==> flow/design.v <==
`timescale 1ns/1ns
module axi_top #(
    parameter DATA_W = 32,
    parameter STRB_W = 4,
    parameter ADDR_W = 4,
    parameter NUM_DATA_REGS = 8,
    parameter logic [NUM_DATA_REGS*2-1:0] DATA_REG_ACCESS = 16'hA500
) (
    input logic clk,
    input logic arst_n,
    input  logic [ADDR_W-1:0] awaddr,
    input  logic awvalid,
    output logic awready,
    input  logic [DATA_W-1:0] wdata,
    input  logic [STRB_W-1:0] wstrb,
    input  logic wvalid,
    output logic wready,
    output logic [1:0] bresp,
    output logic bvalid,
    input  logic bready,
    input  logic [ADDR_W-1:0] araddr,
    input  logic arvalid,
    output logic arready,
    output logic [DATA_W-1:0] rdata,
    output logic [1:0] rresp,
    output logic rvalid,
    input  logic rready
);
    typedef enum logic [1:0] { 
        IDLE=2'b00,
        READ=2'b01
    } rd_st_t;
    logic [DATA_W-1:0] reg_wdata, reg_rdata;
    logic [ADDR_W-1:0] reg_addr;
    logic reg_write, reg_read;
    rd_st_t rd_state;
    logic [DATA_W-1:0] wdata_with_strb, wdata_no_strb;
    logic [STRB_W-1:0] reg_wstrb;
    logic aw_done, w_val;
    logic [1:0] access_violation;
    logic       reg_wr_done;
    logic       reg_rd_done;
    csr_regfile #(
        .REG_DW (DATA_W),
        .REG_AW (ADDR_W),
        .DATA_REG_ACCESS(DATA_REG_ACCESS)
    ) u_regfile (
        .clk       (clk),
        .arst_n    (arst_n),
        .reg_wdata (reg_wdata),
        .reg_addr  (reg_addr),
        .reg_write (reg_write),
        .reg_read  (reg_read),
        .reg_rdata (reg_rdata),
        .access_violation (access_violation)
    );
    always_ff @(posedge clk or negedge arst_n) begin
        if (!arst_n) begin
            awready <= 1'b1;
            wready <= 1'b1;
        end
        else begin
            if (awvalid && awready) begin
                awready <= 1'b0;
            end
            if (wvalid && wready) begin
                wready <= 1'b0;
            end
            else if (bvalid && bready) begin
                reg_wr_done <= 1'b0;
                wready <= 1'b1;
                awready <= 1'b1;
            end
        end
    end
    always_comb begin
        wdata_with_strb = reg_rdata;
        for (int i = 0; i < STRB_W; i++) begin
            if (reg_wstrb[i]) begin
                wdata_with_strb[(i*8) +: 8] = wdata_no_strb[(i*8) +: 8];
            end
        end
    end
    always_ff @(posedge clk or negedge arst_n) begin
        if (!arst_n) begin
            rd_state      <= IDLE;
            arready       <= 1'b1;
            rvalid        <= 'd0;
            rdata         <= 'd0;
            rresp         <= 'd0;
            awready       <= 1'b1;
            wready        <= 1'b1;
            bresp         <= 2'b00;
            bvalid        <= 1'b0;
            reg_addr      <= 'd0;
            reg_wdata     <= 'd0;
            reg_write     <= 'd0;
            reg_read      <= 'd0;
            wdata_no_strb <= 'd0;
            reg_wstrb     <= 'd0;
            aw_done       <= 0;
            w_val         <= 0;
            reg_wr_done   <= 1'b0;
            reg_rd_done   <= 1'b0;
        end 
        else begin           
            if (awvalid && awready) begin
                reg_addr <= awaddr;
                bresp <= 2'b00;  
                aw_done <= 1;
            end
            else
            begin
                aw_done <= 0;
            end
            if (wvalid && wready) begin
                wdata_no_strb <= wdata;
                reg_wstrb     <= wstrb;
                w_val         <= 1;
            end
            if (aw_done & w_val) begin
                reg_wdata <= wdata_with_strb;
                reg_write <= 1;
            end
            if(reg_write)
            begin
                reg_wr_done <= 1'b1;
                if (access_violation == 2'b01 || access_violation == 2'b11)
                    bresp <= 2'b10;  
                else
                    bresp <= 2'b00;  
                if(reg_wr_done)
                begin
                    reg_write <= 1'b0;
                    bvalid <= 1'b1;
                end
            end
            if (bvalid && bready) begin
                bvalid <= 1'b0;
            end
            case (rd_state)
                IDLE: begin
                    if (arvalid && arready) begin
                        reg_addr <= araddr;
                        rvalid   <= 1'b0;
                        rresp    <= 2'b00;
                        rd_state <= READ;
                        reg_read <= 1'b1;
                        arready  <= 1'b0;
                    end
                end
                READ: begin
                    reg_rd_done <= 1'b1;
                    if(reg_rd_done)
                        rvalid <= 1'b1;
                    rdata <= reg_rdata;
                    if (access_violation == 2'b10 || access_violation == 2'b11)
                        rresp <= 2'b10;  
                    if (rvalid && rready) begin
                        reg_rd_done <= 1'b0;
                        rvalid   <= 1'b0;
                        arready  <= 1'b1;
                        reg_read <= 1'b0;
                        rd_state <= IDLE;
                    end
                end
                default: rd_state <= IDLE;
            endcase
        end
    end
endmodule
module csr_regfile
#(
    parameter REG_DW = 32,
    parameter REG_AW = 4,
    parameter NUM_DATA_REGS = 8,
    parameter logic [NUM_DATA_REGS*2-1:0] DATA_REG_ACCESS = {NUM_DATA_REGS{2'b00}}
)
(
    input logic               clk,
    input logic               arst_n,
    input logic  [REG_DW-1:0] reg_wdata,
    input logic  [REG_AW-1:0] reg_addr,
    input logic               reg_write,
    input logic               reg_read,
    output logic [REG_DW-1:0] reg_rdata,
    output logic [1:0]        access_violation
);
    localparam NUM_CSR_REGS  = 4;
    localparam RW = 2'b00, RO = 2'b01, WO = 2'b10;
    localparam logic [NUM_CSR_REGS*2-1:0] CSR_REG_ACCESS = {2'b01, 2'b00, 2'b01, 2'b01};
    reg [REG_DW-1:0] data_registers [0:NUM_DATA_REGS-1];
    reg [REG_DW-1:0] csr_registers  [0:NUM_CSR_REGS-1];
    logic [2:0] csr_index;
    assign csr_index = reg_addr - NUM_DATA_REGS;
    always @(posedge clk or negedge arst_n) begin
        if (!arst_n) begin
            for (int i = 0; i < NUM_DATA_REGS; i = i + 1)
                data_registers[i] <= {REG_DW{1'b0}};
            for (int i = 0; i < NUM_CSR_REGS; i = i + 1)
                csr_registers[i] <= {REG_DW{1'b0}};
            reg_rdata         <= {REG_DW{1'b0}};
            access_violation  <= 2'b00;
        end 
        else begin
            access_violation <= 2'b00;
            if (reg_write)
            begin
                if (reg_addr < NUM_DATA_REGS)
                begin
                    if ((DATA_REG_ACCESS[(reg_addr)*2 +: 2] == RW) ||
                        (DATA_REG_ACCESS[(reg_addr)*2 +: 2] == WO))
                        data_registers[reg_addr] <= reg_wdata;
                    else
                        access_violation <= 2'b01;
                end 
                else if (reg_addr < (NUM_DATA_REGS + NUM_CSR_REGS))
                begin
                    if ((CSR_REG_ACCESS[((NUM_CSR_REGS-1)-csr_index)*2 +: 2] == RW) ||
                        (CSR_REG_ACCESS[((NUM_CSR_REGS-1)-csr_index)*2 +: 2] == WO))
                        csr_registers[csr_index] <= reg_wdata;
                    else
                        access_violation <= 2'b01;
                end 
                else
                begin
                    access_violation <= 2'b11;
                end
            end
            if (reg_read)
            begin
                if (reg_addr < NUM_DATA_REGS)
                begin
                    if ((DATA_REG_ACCESS[(reg_addr)*2 +: 2] == RO) ||
                        (DATA_REG_ACCESS[(reg_addr)*2 +: 2] == RW))
                        reg_rdata <= data_registers[reg_addr];
                    else
                        access_violation <= 2'b10;
                end
                else if (reg_addr < (NUM_DATA_REGS + NUM_CSR_REGS))
                begin
                    if (CSR_REG_ACCESS[((NUM_CSR_REGS-1)-csr_index)*2 +: 2] == WO)
                        access_violation <= 2'b10;
                    else
                        reg_rdata <= csr_registers[csr_index];
                end
                else
                begin
                    access_violation <= 2'b11;
                end
            end
        end
    end
endmodule
== Tool chain data of axi_top ==
What the tools print for axi_top, step after step.
Line numbers count from 1 in the design file above.
Operators carry their Yosys type and port widths (W data, S select, Z words).
The mark -- stands for no value.

* Top module: axi_top
* Clock port: clk
* Library: sky130hd
* Timing corner: tt_025C_1v80

== Word level ==
Counts by Yosys on the flattened word-level netlist (proc, flatten, opt, wreduce). Print and check cells are left out. Cells with the same type and inputs are merged into one.

* Register bits: 536

* Reduce/logical cells: 35
* Eq/ne operators: 23
* Magnitude comparators: 2
* Shift operators: 2
* Bitwise operators: 2
* Add/subtract/negate cells: 2
* Multiplexer cells: 44

{| class="wikitable"
|+ Operators with widths
! cell !! number
|-
| $pmux W32 S8 || 1
|-
| $pmux W32 S4 || 1
|-
| $mux W32 || 4
|-
| $reduce_and A4 Y1 || 9
|-
| $shiftx A8 B32 Y2 const A || 1
|-
| $mux W8 || 4
|-
| $mux W2 || 15
|-
| $reduce_and A5 Y1 || 4
|-
| $shiftx A16 B6 Y2 const A || 1
|-
| $eq A2 B2 Y1 const B || 6
|-
| $eq A3 B3 Y1 const B || 4
|-
| $mux W4 || 3
|-
| $mux W1 || 11
|-
| $ne A2 B2 Y1 const B || 5
|-
| $reduce_and A3 Y1 || 3
|-
| $eq A2 B1 Y1 const B || 4
|-
| $logic_not A2 Y1 || 4
|-
| $reduce_bool A2 Y1 || 4
|-
| $lt A4 B4 Y1 const B || 2
|-
| $pmux W2 S2 || 2
|-
| $eq A3 B2 Y1 const B || 2
|-
| $pmux W1 S2 || 3
|-
| $logic_or A1 B1 Y1 || 5
|-
| $sub A2 B3 Y4 const A || 1
|-
| $reduce_and A2 Y1 || 2
|-
| $logic_and A1 B1 Y1 || 3
|-
| $sub A3 B1 Y3 const B || 1
|-
| $eq A3 B1 Y1 const B || 1
|}

Not listed: further kinds 4, cells in them 4.

== Logic depth ==
Yosys ltp: most cells in a row. Word level: on the elaborated netlist, between registers, memories and ports. Mapped: between sequential cells and ports; inverters and the memories' decode and read muxes count.

* Word-level depth: 13
* ABC_AREA: 0
* Mapped depth: 8
* Gate-level depth less buffers: 4

== Mapped cells and area ==
The flow's flattened synthesis, as Yosys stat reports it; memories are mapped. The netlist is that of the ABC_AREA named above (0 if unset); the other value can give another one.

* Cell count: 1,595
* Flip-flop cells: 534
* Mapped area: 0.0220687 mm^2
* Buffers: 264

{| class="wikitable"
|+ Cell types
! cell type !! number !! total area (um^2)
|-
| sky130_fd_sc_hd__dfrtp_1 || 532 || 1.33E+04
|-
| sky130_fd_sc_hd__mux2_2 || 310 || 3.49E+03
|-
| sky130_fd_sc_hd__mux2i_1 || 94 || 940.902
|-
| sky130_fd_sc_hd__clkbuf_1 || 196 || 735.706
|-
| sky130_fd_sc_hd__mux4_2 || 31 || 698.17
|-
| sky130_fd_sc_hd__a222oi_1 || 25 || 250.24
|-
| sky130_fd_sc_hd__nor2_1 || 66 || 247.738
|-
| sky130_fd_sc_hd__a22oi_1 || 32 || 240.23
|-
| sky130_fd_sc_hd__o31ai_1 || 32 || 240.23
|-
| sky130_fd_sc_hd__a21oi_1 || 42 || 210.202
|-
| sky130_fd_sc_hd__mux4_1 || 8 || 210.202
|-
| sky130_fd_sc_hd__buf_2 || 37 || 185.178
|-
| sky130_fd_sc_hd__nand2b_1 || 28 || 175.168
|-
| sky130_fd_sc_hd__a21boi_0 || 22 || 165.158
|-
| sky130_fd_sc_hd__nand2_1 || 36 || 135.13
|-
| sky130_fd_sc_hd__buf_4 || 16 || 120.115
|-
| sky130_fd_sc_hd__buf_6 || 10 || 112.608
|-
| sky130_fd_sc_hd__mux2_1 || 7 || 78.826
|}

Not listed: further types 34, cells in them 71.
By module: a second synthesis without flattening, with its own total; a netlist apart from the flattened one above.

* Cell total of the unflattened synthesis: 1,508
* Area (unflattened synthesis): 0.021597 mm^2

Each row is one instance without its submodules.

{| class="wikitable"
|+ Modules
! module !! cells !! times used !! sequential area (mm^2) !! area (mm^2)
|-
| csr_regfile || 1,157 || 1 || 0.0101597 || 0.016452
|-
| axi_top || 351 || 1 || 0.0028803 || 0.0051449
|}

== Path before layout ==
Path of least setup slack by OpenSTA after synthesis, without wires, with an ideal clock, recovery checks aside; 20% of the period is set as input and as output delay. Where synthesis merged equal registers, the netlist keeps one of their names.

* Path kind: reg-to-reg
* From: reg reg_addr[1]
* To: reg u_regfile.reg_rdata[19]
* Period: 1.83 ns
* Stages: 7
* Time at the first pin: 0.000 ns
* Arrival: 1.541 ns
* Setup time: 0.129 ns
* Slack: 0.160 ns
* Path delay: 1.670 ns
* Buffers on the path: 3
* Data required time: 1.701 ns
* Period reached after synthesis: 1.67 ns

"path delay" = arrival - input delay + setup time.
"stages" counts driving pins, that of a launching flip-flop among them; a cell with two outputs on the path counts twice.
"period reached after synthesis" is the clock period less the worst setup slack; recovery checks do not enter. This is arithmetic on one report: input and output delays are still those of the set period (20% each).
The rows between start and end are the longest chain of elaborated cells between them; the timing report does not say that the signal goes this way. Where chains are equally long, one stands for them.
Each line given opens the expression or statement behind the cell; cells for indexed reads and writes are added by Yosys, which also makes memories of some case tables.
At most two assigning lines are given for a register; there are more.

* Cells stage by stage: sky130_fd_sc_hd__dfrtp_1 -> sky130_fd_sc_hd__buf_4 -> sky130_fd_sc_hd__buf_2 -> sky130_fd_sc_hd__clkbuf_1 -> sky130_fd_sc_hd__mux4_2 -> sky130_fd_sc_hd__a22oi_1 -> sky130_fd_sc_hd__o31ai_1
* Length of the longest elaborated chain: 7

{| class="wikitable"
|+ RTL lines, path post-synthesis
! item !! RTL line !! source
|-
| from (decl) || 34 || <nowiki>logic [ADDR_W-1:0] reg_addr;</nowiki>
|-
| from (assign) || 108 || <nowiki>reg_addr <= awaddr;</nowiki>
|-
| from (assign) || 144 || <nowiki>reg_addr <= araddr;</nowiki>
|-
| $sub A3 B1 Y3 || 195 || <nowiki>assign csr_index = reg_addr - NUM_DATA_REGS;</nowiki>
|-
| $sub A2 B3 Y4 || 242 || <nowiki>if (CSR_REG_ACCESS[((NUM_CSR_REGS-1)-csr_index)*2 +: 2] == WO)</nowiki>
|-
| $shiftx A8 B32 Y2 || 242 ||
|-
| $eq A2 B2 Y1 || 242 ||
|-
| $mux W32 || 242 ||
|-
| $mux W32 || 240 || <nowiki>else if (reg_addr < (NUM_DATA_REGS + NUM_CSR_REGS))</nowiki>
|-
| $mux W32 || 232 || <nowiki>if (reg_addr < NUM_DATA_REGS)</nowiki>
|-
| to (assign) || 236 || <nowiki>reg_rdata <= data_registers[reg_addr];</nowiki>
|-
| to (assign) || 245 || <nowiki>reg_rdata <= csr_registers[csr_index];</nowiki>
|-
| to (decl) || 186 || <nowiki>output logic [REG_DW-1:0] reg_rdata,</nowiki>
|}

== Timing after layout ==
Path of least setup slack in the final report of flow run 1 (OpenROAD, finished layout, wires in). Where an end is a register, its clock arrival counts in the times.

* Path kind: reg-to-reg
* From: reg reg_addr[2]
* To: reg u_regfile.reg_rdata[14]
* Stages: 6
* Slack: 0.72 ns
* Arrival: 3.07 ns
* Time at the first pin: 0.63 ns
* Data required time: 3.79 ns
* Setup time: 0.13 ns
* Period: 3.31 ns
* Buffers on the path: 1

The rows between start and end are the longest chain of elaborated cells between them; the timing report does not say that the signal goes this way. Where chains are equally long, one stands for them.
At most two assigning lines are given for a register; there are more.

* Cells stage by stage: sky130_fd_sc_hd__dfrtp_4 -> sky130_fd_sc_hd__o21ai_2 -> sky130_fd_sc_hd__nand2_2 -> sky130_fd_sc_hd__or2_1 -> sky130_fd_sc_hd__buf_4 -> sky130_fd_sc_hd__o31ai_1
* Length of the longest elaborated chain: 7

{| class="wikitable"
|+ RTL lines, path post-layout
! item !! RTL line !! source
|-
| from (decl) || 34 || <nowiki>logic [ADDR_W-1:0] reg_addr;</nowiki>
|-
| from (assign) || 108 || <nowiki>reg_addr <= awaddr;</nowiki>
|-
| from (assign) || 144 || <nowiki>reg_addr <= araddr;</nowiki>
|-
| $sub A3 B1 Y3 || 195 || <nowiki>assign csr_index = reg_addr - NUM_DATA_REGS;</nowiki>
|-
| $sub A2 B3 Y4 || 242 || <nowiki>if (CSR_REG_ACCESS[((NUM_CSR_REGS-1)-csr_index)*2 +: 2] == WO)</nowiki>
|-
| $shiftx A8 B32 Y2 || 242 ||
|-
| $eq A2 B2 Y1 || 242 ||
|-
| $mux W32 || 242 ||
|-
| $mux W32 || 240 || <nowiki>else if (reg_addr < (NUM_DATA_REGS + NUM_CSR_REGS))</nowiki>
|-
| $mux W32 || 232 || <nowiki>if (reg_addr < NUM_DATA_REGS)</nowiki>
|-
| to (assign) || 236 || <nowiki>reg_rdata <= data_registers[reg_addr];</nowiki>
|-
| to (assign) || 245 || <nowiki>reg_rdata <= csr_registers[csr_index];</nowiki>
|-
| to (decl) || 186 || <nowiki>output logic [REG_DW-1:0] reg_rdata,</nowiki>
|}

Data sheet: physical implementation of axi_top

Top module axi_top; platform sky130hd; tools Yosys and OpenROAD; 2 stored runs in no particular order. Input and output delays are each 20% of the period that was set; the output load is 0.01 pF.
"worst path time": the worst setup path's part of the clock period (all of it between registers, 20% less for each end at a port) less its slack. A launch clock that arrives late makes it longer, a capture clock that arrives late makes it shorter.

=== Flow run 1 ===
{| class="wikitable"
! Setting !! Value
|-
| period_ns || 3.31
|-
| CORE_UTILIZATION || 30
|-
| SETUP_SLACK_MARGIN || 0.24
|-
| PLACE_DENSITY_LB_ADDON || 0.27
|-
| CORE_MARGIN || 8
|-
| CELL_PAD_IN_SITES_GLOBAL_PLACEMENT || 3
|-
| CELL_PAD_IN_SITES_DETAIL_PLACEMENT || 0
|-
| TNS_END_PERCENT || 50
|-
| CTS_CLUSTER_SIZE || 96
|-
| CAP_MARGIN || 30
|-
| MIN_ROUTING_LAYER || met2
|-
| MAX_ROUTING_LAYER || met4
|-
| SLEW_MARGIN || 20
|-
! Result !! Value
|-
| Total negative slack || 0.000 ns
|-
| Utilization after routing || 35.0%
|-
| Worst path time || 2.59 ns
|-
| Critical path kind || reg-to-reg
|-
| Overall die area || 0.0824982 mm^2
|-
| Mapped cell area after synthesis || 0.0220687 mm^2
|-
| Worst slack on setup checks || 0.723 ns
|}

=== Flow run 2 ===
{| class="wikitable"
! Setting !! Value
|-
| period_ns || 1.19
|-
| CAP_MARGIN || 20
|-
| CORE_MARGIN || 2
|-
| CORE_UTILIZATION || 40
|-
| SLEW_MARGIN || 20
|-
! Result !! Value
|-
| Total negative slack || -157.094 ns
|-
| Utilization after routing || 51.2%
|-
| Worst path time || 1.88 ns
|-
| Critical path kind || reg-to-reg
|-
| Overall die area || 0.057066 mm^2
|-
| Mapped cell area after synthesis || 0.0220687 mm^2
|-
| Worst slack on setup checks || -0.686 ns
|}
